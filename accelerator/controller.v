==> flow/design.v <==
module controller(
		input clk, rst_n,
		input  [31:0] InputImageAddress,
		input  [31:0] OutputImageAddress,
		input  BeginConv,
		output reg ConvDone,
		input  [7:0]  heightOfImage, 
		input  [7:0]  widthOfImage, 
		input  [31:0] WeightAddress,
		output reg [31:0] addr_0,
		output reg ce_0,
		output reg [3:0] we_0,
		input  [31:0] data_0,
		output reg [31:0] addr_1,
		output reg ce_1,
		output reg [3:0] we_1,
		input  [31:0] data_1,
		output reg [31:0] addr_2,
		output reg ce_2,
		output reg [3:0] we_2,
		output reg [31:0] data_2,
		output reg unet_enpulse, 
		output reg [31:0] data_in,
		input [2:0] ctrl,
		input busy,
		input [31:0] data_out
	);
	reg [31:0] INPUT_BASE_ADDR, OUTPUT_BASE_ADDR, WEIGHTS_BASE_ADDR;
	parameter	SAY_CALCULATING	= 3'd0,
					SAY_SEND_WEIGHTS	= 3'd1,
					SAY_SEND_DATA		= 3'd2,
					SAY_DATA_READY		= 3'd3,
					SAY_SENDING			= 3'd4,
					SAY_IDLE				= 3'd5;
	reg [2:0] state;
	parameter	IDLE						= 3'd0,
					SEND_WEIGHTS			= 3'd1,
					WAIT_TO_SEND_DATA		= 3'd2,
					SEND_DATA				= 3'd3,
					WAIT_TO_RECEIVE_DATA	= 3'd4,
					RECEIVE_DATA			= 3'd5,
					DONE				= 3'd6;
	reg [31:0] counter, counter2, counter3;
	always@(*) begin
		case (state)
			SEND_WEIGHTS:         data_in <= data_0;
			WAIT_TO_SEND_DATA:    data_in <= data_0;
			SEND_DATA:            data_in <= data_1;
			WAIT_TO_RECEIVE_DATA: data_in <= data_1;
			default: 		       data_in <= 32'd0;
		endcase
	end
	always@(posedge clk or negedge rst_n) begin
		if (~rst_n) begin
			counter <= 32'd0;
			counter2 <= 32'd4;
			counter3 <= 32'd0;
			state   <= IDLE;
			unet_enpulse <= 1'b0;
			INPUT_BASE_ADDR <= 32'b0; 
			OUTPUT_BASE_ADDR <= 32'b0; 
			WEIGHTS_BASE_ADDR <= 32'b0;
			ce_0 <= 0;
			we_0 <= 0;
			ce_1 <= 0;
			we_1 <= 0;
			ce_2 <= 0;
			we_2 <= 0;
			addr_0 <= 0;
			ConvDone <= 0;
		end else begin
			case (state)
				IDLE:
					begin
						if (BeginConv && ctrl == SAY_IDLE) begin
							unet_enpulse <= 1'b1;
							counter <= 32'd0;
							counter2 <= 32'd0;
							counter3 <= 32'd0;
							INPUT_BASE_ADDR <= InputImageAddress; 
							OUTPUT_BASE_ADDR <= OutputImageAddress; 
							WEIGHTS_BASE_ADDR <= WeightAddress;
							ConvDone <= 0;
							if (unet_enpulse) begin
								state <= SEND_WEIGHTS;
								addr_0 <= WEIGHTS_BASE_ADDR;
								ce_0 <= 1;
								we_0 <= 0;
								counter2 <= 32'd4;
							end
						end
					end
				SEND_WEIGHTS:
					begin
						if (counter == 32'd0) begin
							unet_enpulse <= 1'b0;
						end
						if (ctrl == SAY_SEND_WEIGHTS) begin
							if (counter == 32'd938) begin
								state <= WAIT_TO_SEND_DATA;
								counter <= 32'd0;
								counter2 <= 32'd4;
							end
						end
						counter <= counter + 32'd1;
						counter2 <= counter2 + 32'd4;
						addr_0 <= WEIGHTS_BASE_ADDR + counter2;
					end
				WAIT_TO_SEND_DATA:	
					begin
						if (ctrl == SAY_IDLE) begin
							unet_enpulse <= 1'b1;
							counter <= 32'd0;
							if (unet_enpulse) begin
								state <= SEND_DATA;
								addr_1 <= INPUT_BASE_ADDR;
								ce_0 <= 0;
								we_0 <= 0;
								ce_1 <= 1;
								we_1 <= 0;
							end
						end
					end
				SEND_DATA:
					begin
						if (counter == 32'd0) begin
							unet_enpulse <= 1'b0;
						end
						if (counter < 32'd32837) begin
							if (counter > 0) begin
								addr_1 <= INPUT_BASE_ADDR + counter2;
								counter2 <= counter2 + 32'd4;
							end
						end else if (counter == 32'd32837) begin
							counter3 <= 32'd0;
							addr_1 <= INPUT_BASE_ADDR + counter2;
							counter2 <= counter2 + 32'd4;
						end else begin
							counter3 <= counter3 + 32'd1;
							if (counter3 % 4 == 0) begin
								addr_1 <= INPUT_BASE_ADDR + counter2;
								counter2 <= counter2 + 32'd4;
							end
						end
						if (ctrl == SAY_SEND_DATA) begin
							if (counter == 32'd98368) begin		 
								state <= WAIT_TO_RECEIVE_DATA;
								counter <= 32'd0;
								counter2 <= 32'd4;
							end
						end
						counter <= counter + 32'd1;
					end
				WAIT_TO_RECEIVE_DATA:
					begin
						if (ctrl == SAY_DATA_READY) begin
							unet_enpulse <= 1'b1;
							counter <= 32'd0;
							state <= RECEIVE_DATA;
							ce_1 <= 0;
							we_1 <= 0;
						end
					end
				RECEIVE_DATA:
					begin
						if (counter == 32'd0) begin
							unet_enpulse <= 1'b0;
						end
						if (ctrl == SAY_IDLE) begin		 
							state <= DONE;
							counter <= 32'd0;
							counter2 <= 32'd0;
						end
						if (ctrl == SAY_SENDING) begin
							counter <= counter + 32'd1;
							counter2 <= counter2 + 32'd4;
							if (counter < 32'd65536) begin
								addr_2 <= OUTPUT_BASE_ADDR + counter2;
								ce_2 <= 1;
								we_2 <= 1;
								data_2 <= data_out;
							end
						end
					end
				DONE:
					begin
						ConvDone <= 1;
						ce_2 <= 0;
						we_2 <= 0;
						state <= IDLE;
					end
				default:	
					begin
						state <= IDLE;
					end
			endcase
		end
	end
endmodule 
### Tool chain data of controller

What the tools print for controller, step after step.
Line numbers count from 1 in the design file above.
Operators: Yosys type, input widths -> output width; for muxes data width and select width s.
Library cell names are shortened.
A cell with -- has no value.

* design top: controller
* clock input: clk
* cell library: sky130hd
* library corner: tt_025C_1v80

### Elaborated design

Yosys after proc, flatten, opt, wreduce and memory -nomap, before mapping. Memory bits, and registers merged into a memory's read port (data or address), are not among the register bits. Print and check cells are not counted. Equal cells are merged and count once.

* bits in registers: 340
* latch bits: 0
* bits in writable memories: 0
* bits in read-only memories: 0
* clocked read ports x word width: 0
* memory cells: 0
* bits of input ports: 215
* output and inout bits: 177
* elaborated cells: 161

* add/subtract/negate cells: 6
* multipliers: 0
* divide/modulo/power cells: 0
* order comparisons: 3
* equal/unequal tests: 31
* shift-type cells: 0
* muxes and demuxes: 70
* bitwise gates (word level): 0
* reduce/logical cells: 32

Operators by type and width (number)
* $mux 32: 23
* $pmux 32 s2: 4
* $pmux 32 s5: 1
* $pmux 32 s4: 1
* $add 32x32->32: 3
* $add 32x1->32 const B: 2
* $logic_not 32->1: 2
* $mux 3: 11
* $gt 32x1->1 const B: 1
* $eq 32x10->1 const B: 1
* $lt 32x16->1 const B: 1
* $eq 32x16->1 const B: 1
* $lt 32x17->1 const B: 1
* $eq 32x17->1 const B: 1
* $add 32x3->32 const B: 1
* $mux 4: 8
* $ne 2x2->1 const B: 13
* $pmux 4 s2: 3
* $reduce_and 3->1: 6
* $pmux 3 s6: 1
* $eq 3x3->1 const B: 5
* $reduce_bool 2->1: 7
* $mux 1: 13
* $eq 3x2->1 const B: 4
* $reduce_and 10->1: 1
* $reduce_and 5->1: 2
* $reduce_and 4->1: 2
* $pmux 1 s2: 4

Not listed: further kinds 14, cells in them 19.

### Longest topological paths

Depth = most cells in a row (Yosys ltp): at word level without a register or memory, in the mapped netlist without a sequential cell, where the memories' decode and read muxes count.

* depth after elaboration: 7
* ABC_AREA: 0
* gate-level depth with buffers: 12
* gate-level depth less buffers: 11

### Mapped cells and area

Source: synth_stat.txt of the flow (Yosys; design flattened, memories mapped). It holds for the ABC_AREA given above (unset counts as 0); a run with the other value may have another netlist.
The area totals of this step are shown rounded.

* cells in the netlist: 1604
* chip area (Yosys): 17020 um^2
* sequential part of the area: 7990 um^2
* flip-flops: 300
* buffers: 83

Cells by type
* dfrtp_1: number 202, area in all 5.05E+03 um^2
* edfxtp_1: number 96, area in all 2.88E+03 um^2
* mux2_2: number 118, area in all 1.33E+03 um^2
* ha_1: number 93, area in all 1.16E+03 um^2
* o21ai_0: number 126, area in all 630.605 um^2
* a21oi_1: number 115, area in all 575.552 um^2
* nand2_1: number 135, area in all 506.736 um^2
* xnor2_1: number 48, area in all 420.403 um^2
* a22o_1: number 42, area in all 367.853 um^2
* nor2_1: number 95, area in all 356.592 um^2
* and3_1: number 42, area in all 262.752 um^2
* a21o_1: number 27, area in all 202.694 um^2
* xor2_1: number 23, area in all 201.443 um^2
* clkbuf_1: number 50, area in all 187.68 um^2
* mux2i_1: number 18, area in all 180.173 um^2
* nand3_1: number 36, area in all 180.173 um^2
* nor3_1: number 31, area in all 155.149 um^2
* inv_1: number 33, area in all 123.869 um^2

Other cell types: 76; their cells: 274.

### Path before layout

Source: OpenSTA report_checks on the synthesized netlist (no wires, ideal clock, input and output delay 20% of the period each), path of least setup slack; recovery checks are left aside. Register names are those of the netlist, which keeps one name where synthesis merged equal registers.

* path type: input-to-reg
* from: input ctrl[1]
* to: register addr_2[0]
* period: 4.01 ns
* input delay: 0.802 ns
* setup time: 0.429 ns
* time at the first pin: 0.802 ns
* data arrival time: 2.986 ns
* required time: 3.581 ns
* path slack: 0.595 ns
* path delay: 2.613 ns
* driving pins on the path: 3
* path buffers: 0
* synthesis period reached: 3.415 ns

"path delay" = arrival - input delay + setup time.
"driving pins on the path" counts driving pins, that of a launching flip-flop among them; a cell with two outputs on the path counts twice.
"synthesis period reached" = period - worst setup slack (recovery checks aside). The figure is calculated, with input and output delays left at 20% of the set period.
The rows between start and end are the longest chain of elaborated cells between them; the timing report does not say that the signal goes this way. Where chains are equally long, one stands for them.
A line is the first line of the expression or statement that the cell stems from. Yosys adds cells for indexed reads and writes and turns some case tables into memories.

* path through: nand2b_1 -> nor3b_1 -> and3_1
* length of the longest elaborated chain: 2
* elaborated cells between the ends (all ways): 2
* RTL lines with such cells: 1
* classes of those cells: 1 x eq/ne; 1 x reduce/logical

RTL lines, path after synthesis
* start: declaration: RTL line 24 `input [2:0] ctrl,`
* $eq 3x3->1: RTL line 174 `if (ctrl == SAY_SENDING) begin`
* $reduce_and 4->1
* end: assignment: RTL line 178 `addr_2 <= OUTPUT_BASE_ADDR + counter2;`
* end: declaration: RTL line 18 `output reg [31:0] addr_2,`

### Path in the finished layout

Path of least setup slack in the final report of job 1 (OpenROAD, finished layout, wires in). Where an end is a register, its clock arrival counts in the times.

* path type: reg-to-output
* from: register state
* to: output data_in[25]
* period: 3.56 ns
* output delay: 0.71 ns
* time at the first pin: 0.54 ns
* data arrival time: 2.56 ns
* required time: 2.85 ns
* path slack: 0.29 ns
* driving pins on the path: 4
* path buffers: 1

An end named without its bit number is one bit of that signal or, where synthesis recoded a state register, one of its new flip-flops.
At most two assigning lines are given for a register; there are more.

* path through: dfrtp_1 -> or2_2 -> a22o_1 -> clkdlybuf4s50_1

RTL lines, path post-layout
* start: declaration: RTL line 35 `reg [2:0] state;`
* start: assignment: RTL line 58 `state <= IDLE;`
* start: assignment: RTL line 85 `state <= SEND_WEIGHTS;`
* end: declaration: RTL line 23 `output reg [31:0] data_in,`

Chain of elaborated cells between the ends: none given.

Measured results for controller: 2 stored runs of the Yosys and OpenROAD flow on sky130hd. The settings differ; the order carries no meaning. The constraints put input and output delay at 20% of the set period each and load the outputs with 0.01 pF.
"reached clock period" = clock period - worst setup slack. The figure is calculated, with input and output delays left at 20% of the set period.
By "time used up by the worst setup path" is meant the share of the clock period that the worst setup path is allowed (20% is reserved at inputs, 20% at outputs), minus its slack. Clock arrival times at its registers enter into it.
By "total power of the final layout" is meant OpenSTA's value without simulated activity: inputs other than the clock are taken to toggle once in ten clock periods, and the tool carries that through the logic.
Measured values are rounded.

### Job 1

==> flow/run.sh <==
#!/bin/bash
# the make line also repeats the synthesis and layout settings of config.mk as NAME=value (left out here)
make -C /OpenROAD-flow-scripts/flow DESIGN_CONFIG=/design/flow/config.mk WORK_HOME=/design/flow/orfs CLKGATE_MAP_FILE= finish
==> flow/config.mk <==
export PLATFORM = sky130hd
export DESIGN_NAME = controller
export DESIGN_NICKNAME = controller
export VERILOG_FILES = /design/flow/design.v
export SDC_FILE = /design/flow/constraint.sdc
export NUM_CORES = 4
export LEC_CHECK = 0
export CAP_MARGIN = 20
export CORE_MARGIN = 2
export CORE_UTILIZATION = 40
export SETUP_SLACK_MARGIN = 0.23
export SLEW_MARGIN = 20
==> flow/constraint.sdc <==
create_clock -name core_clock -period 3.56 [get_ports {clk}]
set_input_delay 0.7120 -clock core_clock [delete_from_list [all_inputs] [get_ports {clk}]]
set_output_delay 0.7120 -clock core_clock [all_outputs]
set_load 0.01 [all_outputs]

Results of job 1:
- Chip area after synthesis (Yosys): 17020 um^2
- Area inside the die boundary: 44220 um^2
- Area of the standard cells in the finished layout: 22560 um^2
- Utilization after routing: 53.8%
- Worst slack on setup checks: 0.287 ns
- Summed negative setup slack: 0.000 ns
- Total power of the final layout: 10.96 mW
- Reached clock period: 3.273 ns
- Time used up by the worst setup path: 2.56 ns
- Kind of the worst setup path: reg-to-output

### Job 2

==> flow/run.sh <==
#!/bin/bash
# the make line also repeats the synthesis and layout settings of config.mk as NAME=value (left out here)
make -C /OpenROAD-flow-scripts/flow DESIGN_CONFIG=/design/flow/config.mk WORK_HOME=/design/flow/orfs CLKGATE_MAP_FILE= finish
==> flow/config.mk <==
export PLATFORM = sky130hd
export DESIGN_NAME = controller
export DESIGN_NICKNAME = controller
export VERILOG_FILES = /design/flow/design.v
export SDC_FILE = /design/flow/constraint.sdc
export NUM_CORES = 4
export LEC_CHECK = 0
export CAP_MARGIN = 25
export CORE_MARGIN = 8
export CORE_UTILIZATION = 33
export CTS_CLUSTER_DIAMETER = 209
export MIN_ROUTING_LAYER = met1
export PLACE_DENSITY = 0.47
export SLEW_MARGIN = 10
export TNS_END_PERCENT = 35
==> flow/constraint.sdc <==
create_clock -name core_clock -period 2.76 [get_ports {clk}]
set_input_delay 0.5520 -clock core_clock [delete_from_list [all_inputs] [get_ports {clk}]]
set_output_delay 0.5520 -clock core_clock [all_outputs]
set_load 0.01 [all_outputs]

Results of job 2:
- Chip area after synthesis (Yosys): 17020 um^2
- Area inside the die boundary: 59110 um^2
- Area of the standard cells in the finished layout: 25600 um^2
- Utilization after routing: 50.0%
- Worst slack on setup checks: -0.062 ns
- Summed negative setup slack: -0.097 ns
- Total power of the final layout: 15.50 mW
- Reached clock period: 2.822 ns
- Time used up by the worst setup path: 2.82 ns
- Kind of the worst setup path: reg-to-reg
